==> flow/design.v <==
module pipeline_handshake(
  input                 clk                     ,
  input                 rstn                    ,
  input         [7:0]   a2,a3,a4,b2,b3,b4       ,
  input         [7:0]   c1,c2,c3,c4             ,
  output  reg   [19:0]  result                  ,
  input                 ready_i                 ,
  input                 valid_i                 ,
  output                ready_o                 ,
  output                valid_o                 
);
wire ready_r1,ready_r2;
reg valid_r1,valid_r2,valid_r3;
reg [7:0] a1,b1;
reg [7:0] a2_r1,a3_r1,a4_r1,b2_r1,b3_r1,b4_r1;
reg [15:0] temp1,temp2,temp3,temp4;
assign ready_o = ~valid_r1 || ready_r1;
always @(posedge clk)begin
  if(!rstn)begin
    valid_r1 <= 1'b0;
  end
  else if(ready_o)begin     
    valid_r1 <= valid_i;
  end
end
always @(posedge clk)begin
  if(ready_o && valid_i)begin  
    a1 <= c1 + c2;
    b1 <= c3 + c4;
    a2_r1 <= a2; a3_r1 <= a3; a4_r1 <= a4;  
    b2_r1 <= b2; b3_r1 <= b3; b4_r1 <= b4;
  end
end
assign ready_r1 = ~valid_r2 || ready_r2;
always @(posedge clk)begin
  if(!rstn)begin
    valid_r2 <= 1'b0;
  end
  else if(ready_r1)begin    
    valid_r2 <= valid_r1;
  end
end
always @(posedge clk)begin
  if(ready_r1 && valid_r1)begin
    temp1 <= a1    * b1;
    temp2 <= a2_r1 * b2_r1;
    temp3 <= a3_r1 * b3_r1;
    temp4 <= a4_r1 * b4_r1;
  end
end
assign ready_r2 = ~valid_r3 || ready_i;
always @(posedge clk)begin
  if(!rstn)begin
    valid_r3 <= 1'b0;
  end
  else if(ready_r2)begin
    valid_r3 <= valid_r2;
  end
end
always @(posedge clk)begin
  if(ready_r2 && valid_r2)begin
    result <= temp1 + temp2 + temp3 + temp4;
  end
end
assign valid_o = valid_r3;
endmodule
-- Tool chain data of pipeline_handshake
What the tools print for pipeline_handshake, step after step.
Line numbers count from 1 in the design file above.
Operators: Yosys type, input widths -> output width; for muxes data width and select width s.
Cell names lack the library's common part.
Not given: n/a
- design top: pipeline_handshake
- clock port: clk
- library: sky130hd
- timing corner: tt_025C_1v80

-- Word-level counts
Source: Yosys, flattened and elaborated, memories not mapped. Widths are those after wreduce; folded enables and synchronous resets count as part of the registers. Registers that Yosys merges into a memory's read port (data or address) are not register bits. Print and check cells do not count. Equal cells are merged and count once.
- cells after elaboration at 34
- register bits after elaboration: 151
- $add $sub $neg: 5
- noted multiply operators: 4
- bitwise gates (word level) at 3
- noted reduce/logical cells: 6
- operators with widths (cell ; count):
    $mul 8x8->16 ; 4
    $add 18x16->19 ; 1
    $add 17x16->18 ; 1
    $add 16x16->17 ; 1
    $add 8x8->8 ; 2
    $logic_and 1x1->1 ; 3
    $logic_or 1x1->1 ; 3
    $not 1->1 ; 3

-- Longest topological paths
Yosys ltp: most cells in a row. Word level: on the elaborated netlist, between registers, memories and ports. Mapped: between sequential cells and ports; inverters and the memories' decode and read muxes count.
- depth after elaboration: 5
- ABC_AREA at 0
- gate-level depth with buffers at 16
- gate-level depth less buffers at 16

-- Mapped cells and area
Source: synth_stat.txt of the flow (Yosys; design flattened, memories mapped). It holds for the ABC_AREA given above (unset counts as 0); a run with the other value may have another netlist.
- noted buffer cells: 3
- noted cells in the netlist: 1338
- area of sequential cells at 4444.3 um^2
- flip-flop cells: 149
- synthesis area: 14826.7 um^2
- cells by type (cell type ; count):
    edfxtp_1 ; 146
    fa_1 ; 178
    ha_1 ; 175
    and2_1 ; 209
    inv_1 ; 215
    xnor2_1 ; 51
    nand2_1 ; 73
    a21oi_1 ; 46
    nor2_1 ; 47
    o21ai_0 ; 33
    xor2_1 ; 16
    a21o_1 ; 16
    nor2b_1 ; 14
    a211oi_1 ; 8
    dfxtp_1 ; 3
    nor3_1 ; 11
    o21bai_1 ; 7
    a2111oi_2 ; 3
Not listed: further types 41, cells in them 87.

-- Path before layout
Source: OpenSTA report_checks on the synthesized netlist (no wires, ideal clock, input and output delay 20% of the period each), path of least setup slack; recovery checks are left aside. Register names are those of the netlist, which keeps one name where synthesis merged equal registers.
- path kind: input to register
- from: input port ready_i
- to: register temp1[0]
- stages at 2
- slack at 1.995 ns
- time at the first pin at 1.834 ns
- noted delay of the path: 5.341 ns
- noted buffers on the path: 0
- noted data required time: 8.586 ns
- arrival at 6.591 ns
- clock period: 9.17 ns
- noted synthesis period reached: 7.175 ns
"delay of the path" is the arrival time less input delay plus setup time.
"stages": output pins that drive a net of the path, with the launching flip-flop's if there is one; two outputs of one cell count as two.
"synthesis period reached" is the clock period less the worst setup slack; recovery checks do not enter. This is arithmetic on one report: input and output delays are still those of the set period (20% each).
Between the ends stands the longest chain of elaborated cells between them, by number of cells; it is not shown to be the way that was timed. Of several equally long chains one is given.
A line is the first line of the expression or statement that the cell stems from. Yosys adds cells for indexed reads and writes and turns some case tables into memories.
- cells stage by stage: nor2b_1 -> a21boi_0
- noted cells in the longest elaborated chain: 3
- elaborated cells on any way between the ends at 3
- source lines of those cells: 3
- classes of those cells: 3 x reduce/logical
- ends and longest elaborated chain, after synthesis (item ; line ; source):
    start: declaration ; 7 ; input                 ready_i                 ,
    $logic_or 1x1->1 ; 51 ; assign ready_r2 = ~valid_r3 || ready_i;
    $logic_or 1x1->1 ; 34 ; assign ready_r1 = ~valid_r2 || ready_r2;
    $logic_and 1x1->1 ; 44 ; if(ready_r1 && valid_r1)begin
    end: assignment ; 45 ; temp1 <= a1    * b1;
    end: declaration ; 16 ; reg [15:0] temp1,temp2,temp3,temp4;

-- Path in the finished layout
From the final timing report of run A: the path of least setup slack in the routed layout; clock arrival at registers is part of the times.
- path kind: input to output
- from: input port ready_i
- to: output port ready_o
- slack at 5.34 ns
- noted data required time: 9.28 ns
- stages at 4
- time at the first pin at 2.32 ns
- clock period: 11.6 ns
- noted buffers on the path: 2
- arrival at 3.94 ns
Between the ends stands the longest chain of elaborated cells between them, by number of cells; it is not shown to be the way that was timed. Of several equally long chains one is given.
- cells stage by stage: clkdlybuf4s50_1 -> nor2b_1 -> nand3_1 -> clkdlybuf4s50_1
- noted cells in the longest elaborated chain: 3
- elaborated cells on any way between the ends at 3
- source lines of those cells: 3
- classes of those cells: 3 x reduce/logical
- ends and longest elaborated chain, post-layout (item ; line ; source):
    start: declaration ; 7 ; input                 ready_i                 ,
    $logic_or 1x1->1 ; 51 ; assign ready_r2 = ~valid_r3 || ready_i;
    $logic_or 1x1->1 ; 34 ; assign ready_r1 = ~valid_r2 || ready_r2;
    $logic_or 1x1->1 ; 17 ; assign ready_o = ~valid_r1 || ready_r1;
    end: declaration ; 9 ; output                ready_o                 ,

Appendix: measured runs

Below are 2 stored runs of the flow (Yosys, OpenROAD; platform sky130hd) on pipeline_handshake, each with its settings and what was measured, unordered. Constraints: input delay and output delay 20% of the set period each, output load 0.01 pF.
"clock period reached" means the clock period less the worst setup slack. The figure is calculated, with input and output delays left at 20% of the set period.
By "critical path time" is meant the share of the clock period that the worst setup path is allowed (20% is reserved at inputs, 20% at outputs), minus its slack. Clock arrival times at its registers enter into it.

Run A

==> flow/run.sh <==
#!/bin/bash
# the make line also repeats the synthesis and layout settings of config.mk as NAME=value (left out here)
make -C /OpenROAD-flow-scripts/flow DESIGN_CONFIG=/design/flow/config.mk WORK_HOME=/design/flow/orfs CLKGATE_MAP_FILE= finish
==> flow/config.mk <==
export PLATFORM = sky130hd
export DESIGN_NAME = pipeline_handshake
export DESIGN_NICKNAME = pipeline_handshake
export VERILOG_FILES = /design/flow/design.v
export SDC_FILE = /design/flow/constraint.sdc
export NUM_CORES = 4
export LEC_CHECK = 0
export CAP_MARGIN = 20
export CORE_MARGIN = 2
export CORE_UTILIZATION = 40
export SLEW_MARGIN = 20
==> flow/constraint.sdc <==
create_clock -name core_clock -period 11.6 [get_ports {clk}]
set_input_delay 2.3200 -clock core_clock [delete_from_list [all_inputs] [get_ports {clk}]]
set_output_delay 2.3200 -clock core_clock [all_outputs]
set_load 0.01 [all_outputs]

Measured in run A:
- critical path time at 1.62 ns
- type of the worst setup path: input to output
- noted the mapped cell area after synthesis: 14826.7 um^2
- total negative slack on setup checks: 0.000 ns
- area inside the die boundary: 38622.1 um^2
- noted the post-layout utilization: 46.7 %
- clock period reached: 6.257 ns
- worst hold slack in the final report at 0.557 ns
- setup slack of the critical path: 5.343 ns
- standard-cell area after routing: 17048.9 um^2

Run B

==> flow/run.sh <==
#!/bin/bash
# the make line also repeats the synthesis and layout settings of config.mk as NAME=value (left out here)
make -C /OpenROAD-flow-scripts/flow DESIGN_CONFIG=/design/flow/config.mk WORK_HOME=/design/flow/orfs CLKGATE_MAP_FILE= finish
==> flow/config.mk <==
export PLATFORM = sky130hd
export DESIGN_NAME = pipeline_handshake
export DESIGN_NICKNAME = pipeline_handshake
export VERILOG_FILES = /design/flow/design.v
export SDC_FILE = /design/flow/constraint.sdc
export NUM_CORES = 4
export LEC_CHECK = 0
export ABC_AREA = 1
export CAP_MARGIN = 20
export CORE_MARGIN = 9
export CORE_UTILIZATION = 72
export PLACE_DENSITY_LB_ADDON = 0.06
export SETUP_SLACK_MARGIN = 1.67
export SLEW_MARGIN = 15
export TNS_END_PERCENT = 20
==> flow/constraint.sdc <==
create_clock -name core_clock -period 10.9 [get_ports {clk}]
set_input_delay 2.1800 -clock core_clock [delete_from_list [all_inputs] [get_ports {clk}]]
set_output_delay 2.1800 -clock core_clock [all_outputs]
set_load 0.01 [all_outputs]

Measured in run B:
- critical path time at 1.29 ns
- type of the worst setup path: input to output
- noted the mapped cell area after synthesis: 16020.4 um^2
- total negative slack on setup checks: 0.000 ns
- area inside the die boundary: 27944.1 um^2
- noted the post-layout utilization: 81.5 %
- clock period reached: 5.646 ns
- worst hold slack in the final report at 0.517 ns
- setup slack of the critical path: 5.254 ns
- standard-cell area after routing: 17775.8 um^2
