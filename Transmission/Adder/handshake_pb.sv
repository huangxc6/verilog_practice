==> flow/design.v <==
module handshake_fifo #(
    parameter DATA_WIDTH = 32
)(
    input wire clk,
    input wire rst,
    input wire i_vld,
    input wire i_rdy,
    input wire [DATA_WIDTH-1:0] i_a,
    input wire [DATA_WIDTH-1:0] i_b,
    input wire [DATA_WIDTH-1:0] i_c,
    input wire [DATA_WIDTH-1:0] i_d,
    input wire [DATA_WIDTH-1:0] i_e,
    input wire [DATA_WIDTH-1:0] i_f,
    output logic [DATA_WIDTH-1:0] o_dout,
    output logic o_vld,
    output logic o_rdy
);
    reg  vld_r1;
    wire rdy_r1;
    reg  vld_r2;
    wire rdy_r2;
    reg  vld_r3;
    wire rdy_r3;
    reg [DATA_WIDTH-1:0] r1_ab;
    reg [DATA_WIDTH-1:0] r1_cd;
    reg [DATA_WIDTH-1:0] r1_ef;
    reg [DATA_WIDTH-1:0] r2_abcd;
    reg [DATA_WIDTH-1:0] r2_ef;
    reg [DATA_WIDTH-1:0] r3;
    assign o_rdy = ~vld_r1 || rdy_r1;
    always_ff @(posedge clk) begin
        if (rst) begin
            vld_r1 <= 1'b0;
        end else if (o_rdy) begin
            vld_r1 <= i_vld;
        end
    end
    always_ff @( posedge clk ) begin
        if (o_rdy && i_vld) begin
            r1_ab <= i_a + i_b;
            r1_cd <= i_c + i_d;
            r1_ef <= i_e + i_f;
        end
    end
    assign rdy_r1 = ~vld_r2 || rdy_r2;
    always_ff @(posedge clk) begin
        if (rst) begin
            vld_r2 <= 1'b0;
        end else if (rdy_r1) begin
            vld_r2 <= vld_r1;
        end
    end
    always_ff @( posedge clk ) begin
        if (rdy_r1 && vld_r1) begin
            r2_abcd <= r1_ab + r1_cd;
            r2_ef <= r1_ef;
        end
    end
    assign rdy_r2 = ~vld_r3 || rdy_r3;
    always_ff @(posedge clk) begin
        if (rst) begin
            vld_r3 <= 1'b0;
        end else if (rdy_r2) begin
            vld_r3 <= vld_r2;
        end
    end
    always_ff @( posedge clk ) begin
        if (rdy_r2 && vld_r2) begin
            r3 <= r2_abcd + r2_ef;
        end
    end
    assign o_vld = vld_r3;
    assign o_dout = r3;
endmodule
# Step by step through the tools: handshake_fifo
# The steps from the RTL of handshake_fifo to its reports follow in flow order.
# Line numbers count from 1 in the design file above.
# Operators: Yosys type, input widths -> output width; for muxes data width and select width s.
# Cell names lack the library's common part.
# The mark n/a stands for no value.
# setup
top	handshake_fifo
clk_port	clk
cell_library	sky130hd
pvt_corner	tt_025C_1v80

# Word-level counts
# Source: Yosys, flattened and elaborated, memories not mapped. Widths are those after wreduce; folded enables and synchronous resets count as part of the registers. Registers that Yosys merges into a memory's read port (data or address) are not register bits. Print and check cells do not count. Equal cells are merged and count once.
# classes
add_sub_neg	5
bitwise	3
reduce_logical	6
# ops
cell	n
$add 32x32->32	5
$logic_and 1x1->1	3
$logic_or 1x1->1	3
$not 1->1	3
# word_totals
regBits	195
inputBits	196
output_inout_bits	34
word_cells	23

# Longest topological paths
# Longest topological path by Yosys (ltp), each cell counted once; first at word level (registers and memories cut), then after technology mapping (sequential cells cut; the memories' decode and read muxes count).
# depth
word_depth	5
abc_area	0
depth_mapped	11
mapped_depth_nobuf	11

# After synthesis
# The flow's flattened synthesis, as Yosys stat reports it; memories are mapped. The netlist is that of the ABC_AREA named above (0 if unset); the other value can give another one.
# synth_totals
mapped_cells	1284
area_um2	13605.5
sequential_area_um2	5825.6
ffs	195
buffers	15
# types
type	n
edfxtp_1	192
ha_1	155
xnor2_1	85
a21oi_1	147
a21o_1	71
xor2_1	53
nand2_1	84
o21ai_0	58
nor2_1	64
nand3_1	40
o21bai_1	22
and3_1	24
inv_1	35
nor2b_1	18
o21a_1	15
nor3_1	21
fa_1	5
and2_1	14
# Other cell types: 52; their cells: 181.

# Worst setup path after synthesis
# Path of least setup slack by OpenSTA after synthesis, without wires, with an ideal clock, recovery checks aside; 20% of the period is set as input and as output delay. Where synthesis merged equal registers, the netlist keeps one of their names.
# synth_path
path_type	in2reg
startpoint	input i_c[0]
endpoint	register r1_cd[28]
period_ns	6.16
input_delay_ns	1.232
t_first_pin_ns	1.232
arrival_time_ns	3.602
required_time_ns	5.888
slack_ns	2.286
path_delay_ns	2.642
path_stages	11
path_buffers	0
period_less_setup_slack_ns	3.874
# "path_delay_ns" = arrival - input delay + setup time.
# "path_stages": output pins that drive a net of the path, with the launching flip-flop's if there is one; two outputs of one cell count as two.
# "period_less_setup_slack_ns" is the clock period less the worst setup slack; recovery checks do not enter. This is arithmetic on one report: input and output delays are still those of the set period (20% each).
# The rows between start and end are the longest chain of elaborated cells between them; the timing report does not say that the signal goes this way. Where chains are equally long, one stands for them.
# Each line given opens the expression or statement behind the cell; cells for indexed reads and writes are added by Yosys, which also makes memories of some case tables.
# synth_via
path_cell_list	ha_1 -> fa_1 -> a21oi_1 -> nor3b_2 -> o221ai_2 -> a31oi_2 -> a41oi_2 -> a21oi_2 -> a41oi_2 -> mux2i_1 -> or4_1
elab_chain_len	1
# synth_rtl
item	line_no	source
start, declared	10	input wire [DATA_WIDTH-1:0] i_c,
$add 32x32->32	41	r1_cd <= i_c + i_d;
end, assigned	41
end, declared	25	reg [DATA_WIDTH-1:0] r1_cd;

# Timing after layout
# From the final timing report of flow run 1: the path of least setup slack in the routed layout; clock arrival at registers is part of the times.
# layout_path
path_type	reg2reg
startpoint	register r1_cd[0]
endpoint	register r2_abcd[28]
period_ns	3.75
t_first_pin_ns	0.44
arrival_time_ns	3.14
required_time_ns	3.94
slack_ns	0.80
path_stages	13
path_buffers	1
# The rows between start and end are the longest chain of elaborated cells between them; the timing report does not say that the signal goes this way. Where chains are equally long, one stands for them.
# layout_via
path_cell_list	edfxtp_1 -> ha_2 -> fa_2 -> a211oi_2 -> o21bai_2 -> o2111ai_2 -> a31oi_4 -> o41ai_2 -> buf_4 -> o21bai_4 -> a21o_1 -> a21o_1 -> xor2_1
elab_chain_len	1
# layout_rtl
item	line_no	source
start, declared	25	reg [DATA_WIDTH-1:0] r1_cd;
start, assigned	41	r1_cd <= i_c + i_d;
$add 32x32->32	55	r2_abcd <= r1_ab + r1_cd;
end, assigned	55
end, declared	27	reg [DATA_WIDTH-1:0] r2_abcd;

# Top module handshake_fifo; platform sky130hd; tools Yosys and OpenROAD; 2 stored runs in no particular order. Input and output delays are each 20% of the period that was set; the output load is 0.01 pF.
# "worst_setup_path_time_ns" is the time allowed to the run's worst setup path (the clock period less input and output delay, where it has them) less its slack. Clock arrival times count: a late capture clock shortens it, a late launch clock lengthens it.
# Settings: -- = not set for that run.
run	period_ns	CORE_UTILIZATION	SETUP_SLACK_MARGIN	PLACE_DENSITY	CORE_ASPECT_RATIO	CELL_PAD_IN_SITES_DETAIL_PLACEMENT	GPL_TIMING_DRIVEN	GPL_ROUTABILITY_DRIVEN	CTS_CLUSTER_SIZE	CTS_CLUSTER_DIAMETER	CAP_MARGIN	MAX_ROUTING_LAYER	CORE_MARGIN	SLEW_MARGIN	HOLD_SLACK_MARGIN	finish.utilization_pct	total_negative_slack_ns	setup_ws_ns	final_die_area_um2	synthesis_area_um2	worst_setup_path_time_ns	path_kind	fin_hold_ws_ns
flow run 1	3.75	33	1.06	0.87	0.96	0	1	1	65	269	25	met5	2	20	--	48.7	0.000	0.796	42869.1	13605.5	2.95	reg2reg	0.409
flow run 2	4.73	41	--	--	0.71	--	1	--	--	322	20	--	2	20	-0.08	51.8	0.000	0.900	34678.8	13605.5	2.88	in2reg	0.420
